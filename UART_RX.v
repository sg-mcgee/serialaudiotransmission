==> flow/design.v <==
`timescale 1ns/1ps
module FallingEdgeDetector(
	input Signal,
	input CLOCK_50,
	output reg Edge
	);
	reg CurrentInput, OneClockDelay;
	always @(posedge CLOCK_50) begin
		CurrentInput <= Signal;
		OneClockDelay <= CurrentInput;
		Edge <= ((CurrentInput == 1'b0) && (OneClockDelay == 1'b1));
	end
endmodule
`timescale 1ns/1ps
module SIPO_ShiftRegister(
    input CLOCK_50,
    input Serial_Data,
    input Shift_Flag,
    input Reset,
    output reg [7:0] Parallel_Out
);
always @(posedge CLOCK_50) begin
    casez ({Reset,Shift_Flag})
        2'b1z:
            Parallel_Out <= 8'hff;  
        2'b01:
            Parallel_Out <= {Serial_Data, Parallel_Out[7:1]};  
        default:
            Parallel_Out <= Parallel_Out;  
    endcase
end
endmodule
`timescale 1ns/1ps
module Timer_1_08us(
    input CLOCK_50,
    input Reset,
    output reg Rollover
);
reg [10:0] Count;
always @(posedge CLOCK_50) begin
		Rollover <= 1'b0;
		if (Reset) begin
			Count <= 11'b0;
			Rollover <= 1'b0;
		end else if (Count >=54) begin
			Rollover <= 1'b1;
			Count <= 11'b0;
		end else
			Count <= Count + 11'b1;
end
endmodule
`timescale 1ns/1ps
module UART_RX(
    input CLOCK_50,
    input Serial_In,
    input Reset,
    output [7:0] Parallel_Out,
    output reg Finished_Flag
);
wire FallingEdge;
FallingEdgeDetector FallingEdgeDetector(
    .CLOCK_50(CLOCK_50),
    .Signal(Serial_In),
    .Edge(FallingEdge)
);
reg [1:0] State;
reg [1:0] Next_State;
parameter sm_Wait = 2'b00;
parameter sm_No_Sample_1 = 2'b01;
parameter sm_No_Sample_2 = 2'b10;
parameter sm_Sample = 2'b11;
reg [3:0] Sample_Count;
reg UART_Timer_Reset;
wire sm_Transition_Flag;
Timer_1_08us UART_Timer(
    .CLOCK_50(CLOCK_50),
    .Rollover(sm_Transition_Flag),
    .Reset(UART_Timer_Reset)
);
reg Shift_Content_Flag;
SIPO_ShiftRegister UART_RX_Reg(
    .CLOCK_50(CLOCK_50),
    .Serial_Data(Serial_In),
    .Shift_Flag(Shift_Content_Flag),
    .Reset(Reset),
    .Parallel_Out(Parallel_Out)
);
always @(posedge CLOCK_50) begin
    State <= (Reset) ? sm_Wait : Next_State;  
end
always @(*) begin
    case(State)
        sm_Wait: Next_State = (FallingEdge) ? sm_No_Sample_2 : sm_Wait;  
        sm_No_Sample_1: Next_State = (sm_Transition_Flag) ? sm_No_Sample_2 : sm_No_Sample_1;  
        sm_No_Sample_2: Next_State = (sm_Transition_Flag) ? sm_Sample : sm_No_Sample_2;  
        sm_Sample: Next_State = (Sample_Count <= 4'b0111) ? sm_No_Sample_1 : sm_Wait;  
        default: Next_State = sm_Wait;
    endcase
end
always @(posedge CLOCK_50) begin
    case(State)
        sm_Sample: Sample_Count <= Sample_Count + 1;  
        sm_Wait: Sample_Count <= 4'b0000;  
        default: Sample_Count <= Sample_Count;  
    endcase
end
always @(*) begin
    case(State)
        sm_Wait: begin
            Finished_Flag = 1'b1;
            UART_Timer_Reset = 1'b1;
            Shift_Content_Flag = 1'b0;
        end
        sm_No_Sample_1: begin
            Finished_Flag = 1'b0;
            UART_Timer_Reset = 1'b0;
            Shift_Content_Flag = 1'b0;
        end
        sm_No_Sample_2: begin
            Finished_Flag = 1'b0;
            UART_Timer_Reset = 1'b0;
            Shift_Content_Flag = 1'b0;
        end
        sm_Sample: begin
            Finished_Flag = 1'b0;
            UART_Timer_Reset = 1'b0;
            Shift_Content_Flag = 1'b1;
        end
        default: begin  
            Finished_Flag = 1'b0;
            UART_Timer_Reset = 1'b0;
            Shift_Content_Flag = 1'b0;
        end
    endcase
end
endmodule
======== Tool chain data of UART_RX ========
The steps from the RTL of UART_RX to its reports follow in flow order.
Lines are those of the file above, counted from 1.
The mark -- stands for no value.
set-up
  design top .............................. UART_RX
  clock port .............................. CLOCK_50
  cell library ............................ sky130hd
  corner .................................. tt_025C_1v80

======== Word level ========
Source: Yosys, flattened and elaborated, memories not mapped. Widths are those after wreduce. Registers that Yosys merges into a memory's read port (data or address) are not register bits. Print and check cells do not count. Equal cells are merged and count once.
storage and ports
  output and inout port bits .............. 9
  ROM bits ................................ 0
  bits in latches ......................... 0
  register bits ........................... 29
  bits in writable memories ............... 0
  elaborated cells ........................ 34
  memories kept ........................... 0
  bits of input ports ..................... 3
  clocked read ports x word width ......... 0
cells by class
  shift operators ......................... 0
  $add $sub $neg .......................... 2
  muxes and demuxes ....................... 10
  bitwise operators ....................... 1
  order comparisons ....................... 2
  $mul .................................... 0
  equality and inequality tests ........... 4
  div/mod/pow operators ................... 0
  reductions and logical operators ........ 7
operators by type and width
  cell                                                                       count
  8-bit case mux with 2-bit select                                           1
  11-bit by 1-bit adder with 11-bit output with constant B                   1
  11-bit by 6-bit >= comparator with 1-bit output with constant B            1
  4-bit case mux with 2-bit select                                           1
  2-bit case mux with 4-bit select                                           1
  3-bit OR reduction                                                         2
  2-bit by 1-bit == test with 1-bit output with constant B                   2
  2-bit == test with constant B                                              2
  2-bit nonzero test                                                         2
  4-bit by 1-bit adder with 4-bit output with constant B                     1
  4-bit by 3-bit less-or-equal comparator with 1-bit output with constant B  1
  1-bit case mux with 2-bit select                                           2
  2-bit 2-to-1 mux                                                           2
  1-bit 2-to-1 mux                                                           3
  2-bit zero test                                                            1
  2-bit OR reduction                                                         1
  1-bit logical AND                                                          1
  1-bit NOT                                                                  1

======== Longest topological paths ========
Longest topological path by Yosys (ltp), each cell counted once; first at word level (registers and memories cut), then after technology mapping (sequential cells cut; the memories' decode and read muxes count).
depth
  depth after elaboration ................. 5
  ABC_AREA ................................ 0
  mapped depth ............................ 5
  gate-level depth less buffers ........... 5

======== Netlist ========
Yosys stat after the flow's synthesis: flattened, memories mapped to cells. It holds for the ABC_AREA given above (unset counts as 0); a run with the other value may have another netlist.
cell types
  type                       count
  sky130_fd_sc_hd__dfxtp_1   19
  sky130_fd_sc_hd__edfxtp_1  12
  sky130_fd_sc_hd__nand2b_1  10
  sky130_fd_sc_hd__nor3_2    5
  sky130_fd_sc_hd__ha_1      3
  sky130_fd_sc_hd__xor2_1    3
  sky130_fd_sc_hd__nor2_1    5
  sky130_fd_sc_hd__nor2b_1   3
  sky130_fd_sc_hd__or3_1     3
  sky130_fd_sc_hd__xnor2_1   2
  sky130_fd_sc_hd__a21oi_1   3
  sky130_fd_sc_hd__nand3_1   3
  sky130_fd_sc_hd__a211oi_2  1
  sky130_fd_sc_hd__or2_2     2
  sky130_fd_sc_hd__buf_6     1
  sky130_fd_sc_hd__inv_1     3
  sky130_fd_sc_hd__nand2_1   3
  sky130_fd_sc_hd__or4_4     1
Not listed: further types 6, cells in them 7.
mapped netlist
  buffers ................................. 1
  mapped flip-flops ....................... 31
  cell count .............................. 89
  cell area after synthesis ............... 1136.1 um^2
The figures by module come from a second, unflattened synthesis with its own total; it is not the netlist above.
second synthesis, totals
  cell total of the unflattened synthesis .. 91
  area (unflattened synthesis) ............ 1181.1 um^2
Each row is one instance without its submodules.
by module
  module               instances  area (um^2)  sequential area (um^2)  cells
  Timer_1_08us         1          454.2        240.2                   40
  UART_RX              1          336.6        200.2                   30
  SIPO_ShiftRegister   1          316.6        240.2                   17
  FallingEdgeDetector  1          73.8         60.1                    4

======== Path before layout ========
Path of least setup slack by OpenSTA after synthesis, without wires, with an ideal clock, recovery checks aside; 20% of the period is set as input and as output delay. Where synthesis merged equal registers, the netlist keeps one of their names.
timing path after synthesis
  path type ............................... register -> register
  start ................................... reg UART_Timer.Count[6]
  end ..................................... reg UART_Timer.Count[2]
  time at the first pin ................... 0.000 ns
  clock period ............................ 1.7 ns
  data required time ...................... 1.627 ns
  delay of the path ....................... 1.450 ns
  data arrival time ....................... 1.377 ns
  slack ................................... 0.250 ns
  buffers on the path ..................... 1
  library setup time ...................... 0.073 ns
  stages .................................. 5
  synthesis period reached ................ 1.45 ns
"delay of the path" is the arrival time less input delay plus setup time.
"stages" counts driving pins, that of a launching flip-flop among them; a cell with two outputs on the path counts twice.
"synthesis period reached" = period - worst setup slack (recovery checks aside). The figure is calculated, with input and output delays left at 20% of the set period.
The rows between start and end are the longest chain of elaborated cells between them; the timing report does not say that the signal goes this way. Where chains are equally long, one stands for them.
A line is the first line of the expression or statement that the cell stems from. Yosys adds cells for indexed reads and writes and turns some case tables into memories.
At most two assigning lines are given for a register; there are more.
on the way, after synthesis
  path through ............................ sky130_fd_sc_hd__dfxtp_1 -> sky130_fd_sc_hd__or4_4 -> sky130_fd_sc_hd__or3_1 -> sky130_fd_sc_hd__buf_6 -> sky130_fd_sc_hd__nor3_2
  length of the longest elaborated chain .. 2
ends and longest elaborated chain, after synthesis
  item                                             line  RTL
  from (decl)                                      39    reg [10:0] Count;
  from (assign)                                    43    Count <= 11'b0;
  from (assign)                                    49    Count <= Count + 11'b1;
  11-bit by 6-bit >= comparator with 1-bit output  45    end else if (Count >=54) begin
  2-bit OR reduction                               --
  to (assign)                                      43
  to (assign)                                      49
  to (decl)                                        39

======== Path in the finished layout ========
From the final timing report of entry A: the path of least setup slack in the routed layout; clock arrival at registers is part of the times.
timing path post-layout
  path type ............................... register -> register
  start ................................... reg UART_Timer.Count[6]
  end ..................................... reg UART_Timer.Count[3]
  buffers on the path ..................... 0
  clock period ............................ 0.908 ns
  library setup time ...................... 0.06 ns
  stages .................................. 4
  data required time ...................... 1.16 ns
  time at the first pin ................... 0.31 ns
  slack ................................... -0.53 ns
  data arrival time ....................... 1.69 ns
The rows between start and end are the longest chain of elaborated cells between them; the timing report does not say that the signal goes this way. Where chains are equally long, one stands for them.
At most two assigning lines are given for a register; there are more.
on the way, post-layout
  path through ............................ sky130_fd_sc_hd__dfxtp_1 -> sky130_fd_sc_hd__or4_4 -> sky130_fd_sc_hd__or3_4 -> sky130_fd_sc_hd__nor3_2
  length of the longest elaborated chain .. 2
ends and longest elaborated chain, post-layout
  item                                             line  RTL
  from (decl)                                      39    reg [10:0] Count;
  from (assign)                                    43    Count <= 11'b0;
  from (assign)                                    49    Count <= Count + 11'b1;
  11-bit by 6-bit >= comparator with 1-bit output  45    end else if (Count >=54) begin
  2-bit OR reduction                               --
  to (assign)                                      43
  to (assign)                                      49
  to (decl)                                        39

Data sheet: physical implementation of UART_RX

Flow measurements of UART_RX on sky130hd: 2 stored runs with different settings, listed in no order. Input and output delays are each 20% of the period that was set; the output load is 0.01 pF.
"achieved period" means the clock period less the worst setup slack. The figure is calculated, with input and output delays left at 20% of the set period.
By "power consumption" is meant OpenSTA's value without simulated activity: inputs other than the clock are taken to toggle once in ten clock periods, and the tool carries that through the logic.

======== entry A ========
==> flow/run.sh <==
#!/bin/bash
# the make line also repeats the synthesis and layout settings of config.mk as NAME=value (left out here)
make -C /OpenROAD-flow-scripts/flow DESIGN_CONFIG=/design/flow/config.mk WORK_HOME=/design/flow/orfs CLKGATE_MAP_FILE= finish
==> flow/config.mk <==
export PLATFORM = sky130hd
export DESIGN_NAME = UART_RX
export DESIGN_NICKNAME = UART_RX
export VERILOG_FILES = /design/flow/design.v
export SDC_FILE = /design/flow/constraint.sdc
export NUM_CORES = 4
export LEC_CHECK = 0
export CAP_MARGIN = 20
export CORE_MARGIN = 2
export CORE_UTILIZATION = 40
export SLEW_MARGIN = 20
==> flow/constraint.sdc <==
create_clock -name core_clock -period 0.908 [get_ports {CLOCK_50}]
set_input_delay 0.1816 -clock core_clock [delete_from_list [all_inputs] [get_ports {CLOCK_50}]]
set_output_delay 0.1816 -clock core_clock [all_outputs]
set_load 0.01 [all_outputs]

-------- measured, entry A --------
  cell area after synthesis ............... 1136.1 um^2
  overall die area ........................ 3282.7 um^2
  post-layout utilization ................. 56.2%
  lowest setup slack ...................... -0.529 ns
  worst hold slack in the final report .... 0.324 ns
  power consumption ....................... 2.401 mW
  achieved period ......................... 1.437 ns

======== entry B ========
==> flow/run.sh <==
#!/bin/bash
# the make line also repeats the synthesis and layout settings of config.mk as NAME=value (left out here)
make -C /OpenROAD-flow-scripts/flow DESIGN_CONFIG=/design/flow/config.mk WORK_HOME=/design/flow/orfs CLKGATE_MAP_FILE= finish
==> flow/config.mk <==
export PLATFORM = sky130hd
export DESIGN_NAME = UART_RX
export DESIGN_NICKNAME = UART_RX
export VERILOG_FILES = /design/flow/design.v
export SDC_FILE = /design/flow/constraint.sdc
export NUM_CORES = 4
export LEC_CHECK = 0
export ABC_AREA = 0
export CAP_MARGIN = 20
export CELL_PAD_IN_SITES_DETAIL_PLACEMENT = 2
export CELL_PAD_IN_SITES_GLOBAL_PLACEMENT = 3
export CORE_ASPECT_RATIO = 0.73
export CORE_MARGIN = 7
export CORE_UTILIZATION = 35
export CTS_CLUSTER_DIAMETER = 213
export GPL_ROUTABILITY_DRIVEN = 1
export GPL_TIMING_DRIVEN = 0
export PLACE_DENSITY_LB_ADDON = 0.22
export SLEW_MARGIN = 30
==> flow/constraint.sdc <==
create_clock -name core_clock -period 2.44 [get_ports {CLOCK_50}]
set_input_delay 0.4880 -clock core_clock [delete_from_list [all_inputs] [get_ports {CLOCK_50}]]
set_output_delay 0.4880 -clock core_clock [all_outputs]
set_load 0.01 [all_outputs]

-------- measured, entry B --------
  cell area after synthesis ............... 1136.1 um^2
  overall die area ........................ 5057.0 um^2
  post-layout utilization ................. 45.7%
  lowest setup slack ...................... 0.306 ns
  worst hold slack in the final report .... 0.360 ns
  power consumption ....................... 0.9988 mW
  achieved period ......................... 2.134 ns
