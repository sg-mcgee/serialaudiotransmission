==> flow/design.v <==
`timescale 1ns/1ps
module PISO_ShiftRegister(
    input CLOCK_50,
    input [7:0] Parallel_Data,
    input Load_Parallel_Data,
    input Shift_Flag,
    input Reset,
    output wire Serial_Out
);
reg [7:0] Shift_Data;
reg [7:0] Load_Data;
assign Serial_Out = Shift_Data[0];
always @(posedge CLOCK_50) begin
    Load_Data <= Parallel_Data;
    casez ({Reset,Load_Parallel_Data,Shift_Flag})
        3'b1zz:
            Shift_Data <= 8'hff;  
        3'b01z:
            Shift_Data <= Load_Data;  
        3'b001:
            Shift_Data <= {1'b1,Shift_Data[7:1]};  
        default:
            Shift_Data <= Shift_Data;
    endcase
end
endmodule
`timescale 1ns/1ps
module Timer_2_17us(
    input CLOCK_50,
    input Reset,
    output reg Rollover
);
reg [10:0] Count;
always @(posedge CLOCK_50) begin
		Rollover <= 1'b0;
		if (Reset) begin
			Count <= 11'b0;
			Rollover <= 1'b0;
		end else if (Count >= 109) begin
			Rollover <= 1'b1;
			Count <= 11'b0;
		end else
			Count <= Count + 11'b1;
end
endmodule
`timescale 1ns/1ps
module UART_TX(
    input CLOCK_50,
    input Start_Flag,
    input [7:0] Input_Data,
    input Reset,
    output reg Serial_Data
);
reg [1:0] State;
reg [1:0] Next_State;
parameter sm_Stop_Bit = 2'b00;
parameter sm_Start_Bit = 2'b01;
parameter sm_No_Shift = 2'b10;
parameter sm_Yes_Shift = 2'b11;
reg [3:0] Shift_Count;
reg UART_Timer_Reset;
wire sm_Transition_Flag;
Timer_2_17us UART_Timer(  
    .CLOCK_50(CLOCK_50),
    .Reset(UART_Timer_Reset),
    .Rollover(sm_Transition_Flag)
);
wire Load_Parallel_Data;
reg Shift_Content_Flag;
wire [7:0] Shift_Register_Out;
reg Load_Data;
PISO_ShiftRegister TX_Shift_Register(
    .CLOCK_50(CLOCK_50),
    .Parallel_Data(Input_Data),
    .Load_Parallel_Data(Load_Data),
    .Shift_Flag(Shift_Content_Flag),
    .Reset(Reset),
    .Serial_Out(Shift_Register_Out)
);
always @(posedge CLOCK_50) begin
    State <= (Reset) ? sm_Stop_Bit : Next_State;  
end
always @(*) begin
    case(State)
        sm_Stop_Bit: Next_State = (Start_Flag) ? sm_Start_Bit : sm_Stop_Bit;  
        sm_Start_Bit: Next_State = (sm_Transition_Flag) ? sm_No_Shift : sm_Start_Bit;  
        sm_No_Shift: Next_State = (sm_Transition_Flag) ? sm_Yes_Shift : sm_No_Shift;  
        sm_Yes_Shift: Next_State = (Shift_Count <= 4'b1000) ? sm_No_Shift : sm_Stop_Bit;  
        default: Next_State = sm_Stop_Bit;
    endcase
end
always @(posedge CLOCK_50) begin
    case(State)
        sm_Yes_Shift: Shift_Count <= Shift_Count + 1;  
        sm_Stop_Bit: Shift_Count <= 4'b0000;  
        default: Shift_Count <= Shift_Count;  
    endcase
end
always @(*) begin
    case(State)
        sm_Stop_Bit: begin
            Serial_Data = 1'b1;
            UART_Timer_Reset = 1'b1;
            Shift_Content_Flag = 1'b0;
            Load_Data = 1'b0;
        end
        sm_Start_Bit: begin
            Serial_Data = 1'b0;
            UART_Timer_Reset = 1'b0;
            Shift_Content_Flag = 1'b0;
            Load_Data = 1'b1;
        end
        sm_Yes_Shift: begin
            Serial_Data = Shift_Register_Out[0];
            UART_Timer_Reset = 1'b0;
            Shift_Content_Flag = 1'b1;
            Load_Data = 1'b0;
        end
        sm_No_Shift: begin
            Serial_Data = Shift_Register_Out[0];
            UART_Timer_Reset = 1'b0;
            Shift_Content_Flag = 1'b0;
            Load_Data = 1'b0;
        end
        default: begin  
            Serial_Data = 1'b1;
            UART_Timer_Reset = 1'b0;
            Shift_Content_Flag = 1'b0;
            Load_Data = 1'b0;
        end
    endcase
end
endmodule
# From RTL to reports: UART_TX
# What the tools print for UART_TX, step after step.
# Line numbers count from 1 in the design file above.
# Operators: Yosys type, input widths -> output width; for muxes data width and select width s.
# Not given: n/a
# setup
top_module,UART_TX
clock_port,CLOCK_50
cell_library,sky130hd
lib_corner,tt_025C_1v80

# Elaborated design
# Source: Yosys, flattened and elaborated, memories not mapped. Widths are those after wreduce. Registers that Yosys merges into a memory's read port (data or address) are not register bits. Print and check cells do not count. Equal cells are merged and count once.
# bits
reg_bits,34
wordCells,35
in_bits,11
out_inout_bits,1
# op_classes
addsub,2
reduce_logical,8
n_eq,5
muxes,12
n_cmp,2
# ops
cell,count
$pmux 8 s3,1
$add 11x1->11 const B,1
$ge 11x7->1 const B,1
$reduce_or 3->1,3
$pmux 4 s2,1
$pmux 2 s4,1
$pmux 1 s2,3
$eq 2x1->1 const B,2
$eq 2x2->1 const B,2
$reduce_or 2->1,2
$add 4x1->4 const B,1
$le 4x4->1 const B,1
$mux 2,2
$eq 3x1->1 const B,1
$reduce_bool 3->1,1
$pmux 1 s3,1
$mux 1,3
$logic_not 2->1,1
$reduce_bool 2->1,1

# Longest topological paths
# Depth = most cells in a row (Yosys ltp): at word level without a register or memory, in the mapped netlist without a sequential cell, where the memories' decode and read muxes count.
# logic_depth
word_depth,5
abc_area,0
mapped_depth,5
mapped_depth_nobuf,5

# Netlist
# Yosys stat after the flow's synthesis: flattened, memories mapped to cells. It holds for the ABC_AREA given above (unset counts as 0); a run with the other value may have another netlist.
# mapped
ffs,36
cell_count,122
n_buf,3
mapped_area_mm2,0.0014226
# types
cell,count
sky130_fd_sc_hd__dfxtp_1,24
sky130_fd_sc_hd__edfxtp_1,12
sky130_fd_sc_hd__o211ai_1,7
sky130_fd_sc_hd__ha_1,4
sky130_fd_sc_hd__nor4_4,2
sky130_fd_sc_hd__nand2_1,11
sky130_fd_sc_hd__inv_1,10
sky130_fd_sc_hd__nor3_1,7
sky130_fd_sc_hd__o311ai_4,1
sky130_fd_sc_hd__xnor2_1,3
sky130_fd_sc_hd__a211oi_2,2
sky130_fd_sc_hd__nand2b_1,4
sky130_fd_sc_hd__nand3_1,5
sky130_fd_sc_hd__nor2b_1,4
sky130_fd_sc_hd__xor2_1,2
sky130_fd_sc_hd__o21ai_0,3
sky130_fd_sc_hd__or2_2,2
sky130_fd_sc_hd__or3_1,2
# Other cell types: 13; their cells: 17.
# The figures by module come from a second, unflattened synthesis with its own total; it is not the netlist above.
# unflattened
hier_cells,114
hier_area_mm2,0.0013776
# Rows give one instance, submodules left out.
# by_module
module,n_inst,mod_area_mm2,cells
PISO_ShiftRegister,1,0.0005405,35
Timer_2_17us,1,0.0004342,43
UART_TX,1,0.0004029,36

# Timing after synthesis
# OpenSTA on the mapped netlist: ideal clock, no wires. The path of least setup slack (recovery checks aside). Input and output delay are each 20% of the period. Register names are those of the netlist, which keeps one name where synthesis merged equal registers.
# synth_path
kind,reg-to-output
startpoint,register State
endpoint,output Serial_Data
t_first_pin_ns,0.000
arrival_time_ns,1.073
required_ns,1.368
path_slack_ns,0.295
n_path_buf,1
tclk_ns,1.71
delay_ns,1.073
stages,4
output_delay_ns,0.342
synth_period_reached_ns,1.415
# "delay_ns" = arrival - input delay + setup time.
# A path that ends at an output port has no setup time.
# "stages" counts driving pins, that of a launching flip-flop among them; a cell with two outputs on the path counts twice.
# "synth_period_reached_ns" = period - worst setup slack (recovery checks aside). The figure is calculated, with input and output delays left at 20% of the set period.
# Where an end lacks its bit number, it is one bit of the signal, or one of the new flip-flops if synthesis recoded a state register.
# Between the ends stands the longest chain of elaborated cells between them, by number of cells; it is not shown to be the way that was timed. Of several equally long chains one is given.
# Each line given opens the expression or statement behind the cell; cells for indexed reads and writes are added by Yosys, which also makes memories of some case tables.
# synth_via
path_cell_list,sky130_fd_sc_hd__dfxtp_1 -> sky130_fd_sc_hd__buf_2 -> sky130_fd_sc_hd__nor3_2 -> sky130_fd_sc_hd__nand2b_1
elab_chain_len,3
# synth_rtl
element,line,source
start: declaration,54,reg [1:0] State;
start: assignment,81,State <= (Reset) ? sm_Stop_Bit : Next_State;
$eq 2x2->1,100,case(State)
$reduce_or 2->1,n/a,
$pmux 1 s3,100,
end: declaration,52,output reg Serial_Data

# Worst path after layout
# Path of least setup slack in the final report of record 1 (OpenROAD, finished layout, wires in). Where an end is a register, its clock arrival counts in the times.
# layout_path
kind,reg-to-output
startpoint,register State
endpoint,output Serial_Data
arrival_time_ns,1.16
t_first_pin_ns,0.33
tclk_ns,1.6
path_slack_ns,0.12
stages,4
n_path_buf,1
output_delay_ns,0.32
required_ns,1.28
# Where an end lacks its bit number, it is one bit of the signal, or one of the new flip-flops if synthesis recoded a state register.
# Between the ends stands the longest chain of elaborated cells between them, by number of cells; it is not shown to be the way that was timed. Of several equally long chains one is given.
# layout_via
path_cell_list,sky130_fd_sc_hd__dfxtp_4 -> sky130_fd_sc_hd__nor3_4 -> sky130_fd_sc_hd__nand2b_4 -> sky130_fd_sc_hd__buf_6
elab_chain_len,3
# layout_rtl
element,line,source
start: declaration,54,reg [1:0] State;
start: assignment,81,State <= (Reset) ? sm_Stop_Bit : Next_State;
$eq 2x2->1,100,case(State)
$reduce_or 2->1,n/a,
$pmux 1 s3,100,
end: declaration,52,output reg Serial_Data

# 2 stored runs of UART_TX in the flow (synthesis by Yosys, layout by OpenROAD, sky130hd cells), in arbitrary order. Constraints: input delay and output delay 20% of the set period each, output load 0.01 pF.
# "achieved_clock_period_ns" = clock period - worst setup slack. The figure is calculated, with input and output delays left at 20% of the set period.
# "critical_path_time_ns" means the part of the period allowed to the worst setup path (the constraints hold back 20% at inputs and 20% at outputs) less its slack; where the path has registers, the arrival times of their clocks count too.
# "fin_power_w" rests on the timing tool's default activity at the inputs, not on a simulated workload.
# Settings: - = not set for that run.
run,period_ns,SETUP_SLACK_MARGIN,CAP_MARGIN,CORE_MARGIN,CORE_UTILIZATION,SLEW_MARGIN,PLACE_DENSITY_LB_ADDON,TNS_END_PERCENT,ABC_AREA,GPL_TIMING_DRIVEN,GPL_ROUTABILITY_DRIVEN,CTS_CLUSTER_SIZE,CTS_CLUSTER_DIAMETER,MAX_ROUTING_LAYER,critical_path_time_ns,critical_path_type,fin_power_w,layout_stdcell_area_mm2,achieved_clock_period_ns,hold_worst_slack_ns,final_setup_tns_ns,setup_ws_ns,die_area_mm2,yosys_chip_area_mm2,util_pct
record 1,1.6,0.08,20,2,40,20,-,-,-,-,-,-,-,-,1.16,reg-to-output,0.001833,0.0017642,1.477,0.410,0.000,0.123,0.0040494,0.0014226,52.5
record 2,2.13,0.24,20,10,48,20,0.28,70,1,0,0,81,171,met4,1.30,reg-to-output,0.001367,0.0016616,1.724,0.495,0.000,0.406,0.0055376,0.0014214,59.2
